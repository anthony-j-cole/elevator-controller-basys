==> flow/design.v <==
module elevator (
    input        i_clk,
    input        i_rst,
    input        i_button_pressed,
    input  [2:0] i_button_value,
    output reg [2:0] o_floor
);
    reg [2:0] cur_floor;
    reg [1:0] cur_state, next_state;
    reg [7:0] to_visit;
    reg [7:0] mask;
    parameter   IDLE = 0,
                UP = 1,
                DOWN = 2;
    always @(posedge i_clk) begin 
        if(i_rst) begin  
            cur_state <= IDLE;
            to_visit <= 8'b00000000;
            cur_floor <= 0;
        end
        else begin
            to_visit[cur_floor] = 0;
            if(to_visit == 0) begin
                cur_state = IDLE;
                next_state = IDLE;
            end           
            if(i_button_pressed) begin
                if(to_visit == 8'b00000000)  begin  
                    if(i_button_value >= cur_floor && cur_floor !== 7) begin  
                        next_state <= UP;
                    end
                    else begin
                        next_state <= DOWN;
                    end
                end
                to_visit = to_visit | (8'b1 << i_button_value);     
            end
            cur_state = next_state;
            case(cur_state)
            IDLE : begin
            end
            UP : begin
                mask = ~(8'b00000000 >> (cur_floor + 1));
                cur_floor = cur_floor + 1;  
                if(to_visit == 0)  
                    next_state = IDLE; 
                else if(cur_floor >= 7 || ~(|(to_visit & mask)))  
                    next_state = DOWN;
                else 
                    next_state = UP;
            end
            DOWN : begin
                cur_floor = cur_floor - 1;  
                if(to_visit == 0)
                    next_state = IDLE;
                else if(cur_floor <= 0 || (to_visit & ((1 << cur_floor) - 1)) == 0)  
                    next_state = UP;
                else
                    next_state = DOWN;
            end
            endcase
            o_floor = cur_floor;
        end
    end
endmodule
======== Tool chain data of elevator ========
What the tools print for elevator, step after step.
Line numbers count from 1 in the design file above.
Library cell names are shortened.
The mark - stands for no value.
design
  design top .............................. elevator
  clock port .............................. i_clk
  library ................................. sky130hd
  corner .................................. tt_025C_1v80

======== Elaborated design ========
Source: Yosys, flattened and elaborated, memories not mapped. Widths are those after wreduce. Registers that Yosys merges into a memory's read port (data or address) are not register bits. Print and check cells do not count. Equal cells are merged and count once.
bit counts
  cells after elaboration ................. 41
  register bits ........................... 16
operators by class
  equality and inequality tests ........... 2
  shifts and indexed selects .............. 5
  muxes and demuxes ....................... 10
  reduce/logical cells .................... 6
  $lt $le $gt $ge ......................... 2
  bitwise logic cells ..................... 8
  $add $sub $neg .......................... 4
operator list
  kind                                                                    number
  1-bit by 3-bit << shifter with 32-bit output (first input constant)     1
  1-bit by 32-bit right shift with 8-bit output (first input constant)    1
  32-bit by 1-bit subtractor with 32-bit output (second input constant)   1
  32-bit zero test                                                        1
  8-bit by 32-bit bitwise AND with 32-bit output                          1
  1-bit by 4-bit variable shift with 8-bit output (first input constant)  2
  8-bit bitwise AND                                                       2
  8-bit OR                                                                2
  8-bit inverter                                                          2
  8-bit zero test                                                         2
  8-bit 2-to-1 mux                                                        2
  2-bit 2-to-1 mux                                                        6
  1-bit by 3-bit << shifter with 8-bit output (first input constant)      1
  8-bit OR reduction                                                      1
  3-bit parallel mux with 2-bit select                                    1
  3-bit by 1-bit adder with 4-bit output (second input constant)          1
  3-bit negation with 4-bit output                                        1
  2-bit parallel mux with 2-bit select                                    1
  3-bit by 1-bit subtractor with 3-bit output (second input constant)     1
  3-bit by 1-bit <= comparator with 1-bit output (second input constant)  1
  3-bit >= comparator (second input constant)                             1
  1-bit logical OR                                                        2
  2-bit by 1-bit equality test with 1-bit output (second input constant)  1
  2-bit equality test (second input constant)                             1
  1-bit inverter                                                          1

======== Logic depth ========
Depth = most cells in a row (Yosys ltp): at word level without a register or memory, in the mapped netlist without a sequential cell, where the memories' decode and read muxes count.
logic depth
  word-level depth ........................ 15
  ABC_AREA ................................ 0
  depth in mapped cells ................... 14
  mapped depth without buffers ............ 13

======== Synthesis result ========
Source: synth_stat.txt of the flow (Yosys; design flattened, memories mapped). It holds for the ABC_AREA given above (unset counts as 0); a run with the other value may have another netlist.
The area totals of this step are shown rounded.
cell types
  type      number  total area (um2)
  dfxtp_1   13      260.25
  ha_1      10      125.12
  edfxtp_1  3       90.086
  nand2_1   14      52.55
  nor2_1    13      48.797
  and2_1    6       37.536
  a211oi_1  4       30.029
  inv_1     8       30.029
  nand3_1   6       30.029
  o21ai_0   6       30.029
  buf_6     2       22.522
  a21oi_1   4       20.019
  and4b_1   2       20.019
  mux2i_1   2       20.019
  a31oi_1   3       18.768
  nand2b_1  3       18.768
  nor2b_1   3       18.768
  xnor2_1   2       17.517
Other cell types: 42; their cells: 51.
mapped netlist
  buffer cells ............................ 6
  cells in the netlist .................... 155
  synthesis area .......................... 1330 um2
  flip-flop cells ......................... 16
  sequential part of the area ............. 350 um2

======== Worst setup path after synthesis ========
OpenSTA on the mapped netlist: ideal clock, no wires. The path of least setup slack (recovery checks aside). Input and output delay are each 20% of the period. Register names are those of the netlist, which keeps one name where synthesis merged equal registers.
timing path post-synthesis
  path kind ............................... register -> register
  start point ............................. reg cur_floor[0]
  end point ............................... reg o_floor[2]
  data required time ...................... 3.196 ns
  stages on the path ...................... 15
  path delay .............................. 3.196 ns
  path buffers ............................ 1
  setup slack ............................. 0.265 ns
  clock period ............................ 3.46 ns
  arrival time ............................ 2.932 ns
  synthesis period reached ................ 3.195 ns
"path delay" is the arrival time less input delay plus setup time.
"stages on the path": output pins that drive a net of the path, with the launching flip-flop's if there is one; two outputs of one cell count as two.
"synthesis period reached" = period - worst setup slack (recovery checks aside). The figure is calculated, with input and output delays left at 20% of the set period.
At most two assigning lines are given for a register; there are more.
between the ends, post-synthesis
  cells stage by stage .................... dfxtp_1 inv_1 ha_1 buf_2 o31a_1 o22a_1 o22ai_1 nand3_1 or2_2 and2_1 ha_1 inv_1 and2_0 o21ai_0 nand3_1
ends and longest elaborated chain, post-synthesis
  item           RTL line  RTL
  from (decl)    8         reg [2:0] cur_floor;
  from (assign)  44        cur_floor = cur_floor + 1;
  from (assign)  53        cur_floor = cur_floor - 1;
  to (assign)    62        o_floor = cur_floor;
  to (decl)      6         output reg [2:0] o_floor
Chain of elaborated cells between the ends: none given.

======== Path in the finished layout ========
Path of least setup slack in the final report of entry A (OpenROAD, finished layout, wires in). Where an end is a register, its clock arrival counts in the times.
timing path after layout
  path kind ............................... register -> register
  start point ............................. reg cur_floor[0]
  end point ............................... reg o_floor[2]
  clock period ............................ 2.75 ns
  path buffers ............................ 0
  setup slack ............................. -0.12 ns
  data required time ...................... 2.78 ns
  stages on the path ...................... 14
  arrival time ............................ 2.91 ns
At most two assigning lines are given for a register; there are more.
between the ends, after layout
  cells stage by stage .................... dfxtp_4 inv_6 ha_4 nand2b_4 o41a_1 o22ai_2 nand3_1 or2_4 and2_4 ha_4 inv_4 and2_4 o21ai_2 nand3_1
ends and longest elaborated chain, after layout
  item           RTL line  RTL
  from (decl)    8         reg [2:0] cur_floor;
  from (assign)  44        cur_floor = cur_floor + 1;
  from (assign)  53        cur_floor = cur_floor - 1;
  to (assign)    62        o_floor = cur_floor;
  to (decl)      6         output reg [2:0] o_floor
Chain of elaborated cells between the ends: none given.

Appendix: measured runs

Top module elevator; platform sky130hd; tools Yosys and OpenROAD; 2 stored runs in no particular order. Input and output delays are each 20% of the period that was set; the output load is 0.01 pF.
By "power consumption" is meant OpenSTA's value without simulated activity: inputs other than the clock are taken to toggle once in ten clock periods, and the tool carries that through the logic.
The results are shown rounded.

---- entry A ----
settings
  period_ns = 2.75
  CORE_UTILIZATION = 50
  SETUP_SLACK_MARGIN = 0.62
  PLACE_DENSITY_LB_ADDON = 0.27
  CORE_MARGIN = 7
  CELL_PAD_IN_SITES_GLOBAL_PLACEMENT = 1
  GPL_TIMING_DRIVEN = 1
  CAP_MARGIN = 0
  SLEW_MARGIN = 40
results
  power consumption ....................... 531 µW
  lowest hold slack ....................... 0.536 ns
  total negative slack .................... -0.477 ns
  utilization after routing ............... 75.8%
  chip area after synthesis (Yosys) ....... 1330 um2
  area inside the die boundary ............ 4290 um2
  setup slack of the worst path ........... -0.122 ns

---- entry B ----
settings
  period_ns = 2.23
  CORE_UTILIZATION = 32
  PLACE_DENSITY_LB_ADDON = 0.16
  GPL_ROUTABILITY_DRIVEN = 1
  CTS_CLUSTER_DIAMETER = 248
  MIN_ROUTING_LAYER = met2
  CAP_MARGIN = 20
  CORE_MARGIN = 2
  SLEW_MARGIN = 20
results
  area inside the die boundary ............ 4680 um2
  lowest hold slack ....................... 0.538 ns
  chip area after synthesis (Yosys) ....... 1330 um2
  utilization after routing ............... 50.9%
  total negative slack .................... -3.53 ns
  setup slack of the worst path ........... -0.521 ns
  power consumption ....................... 724 µW
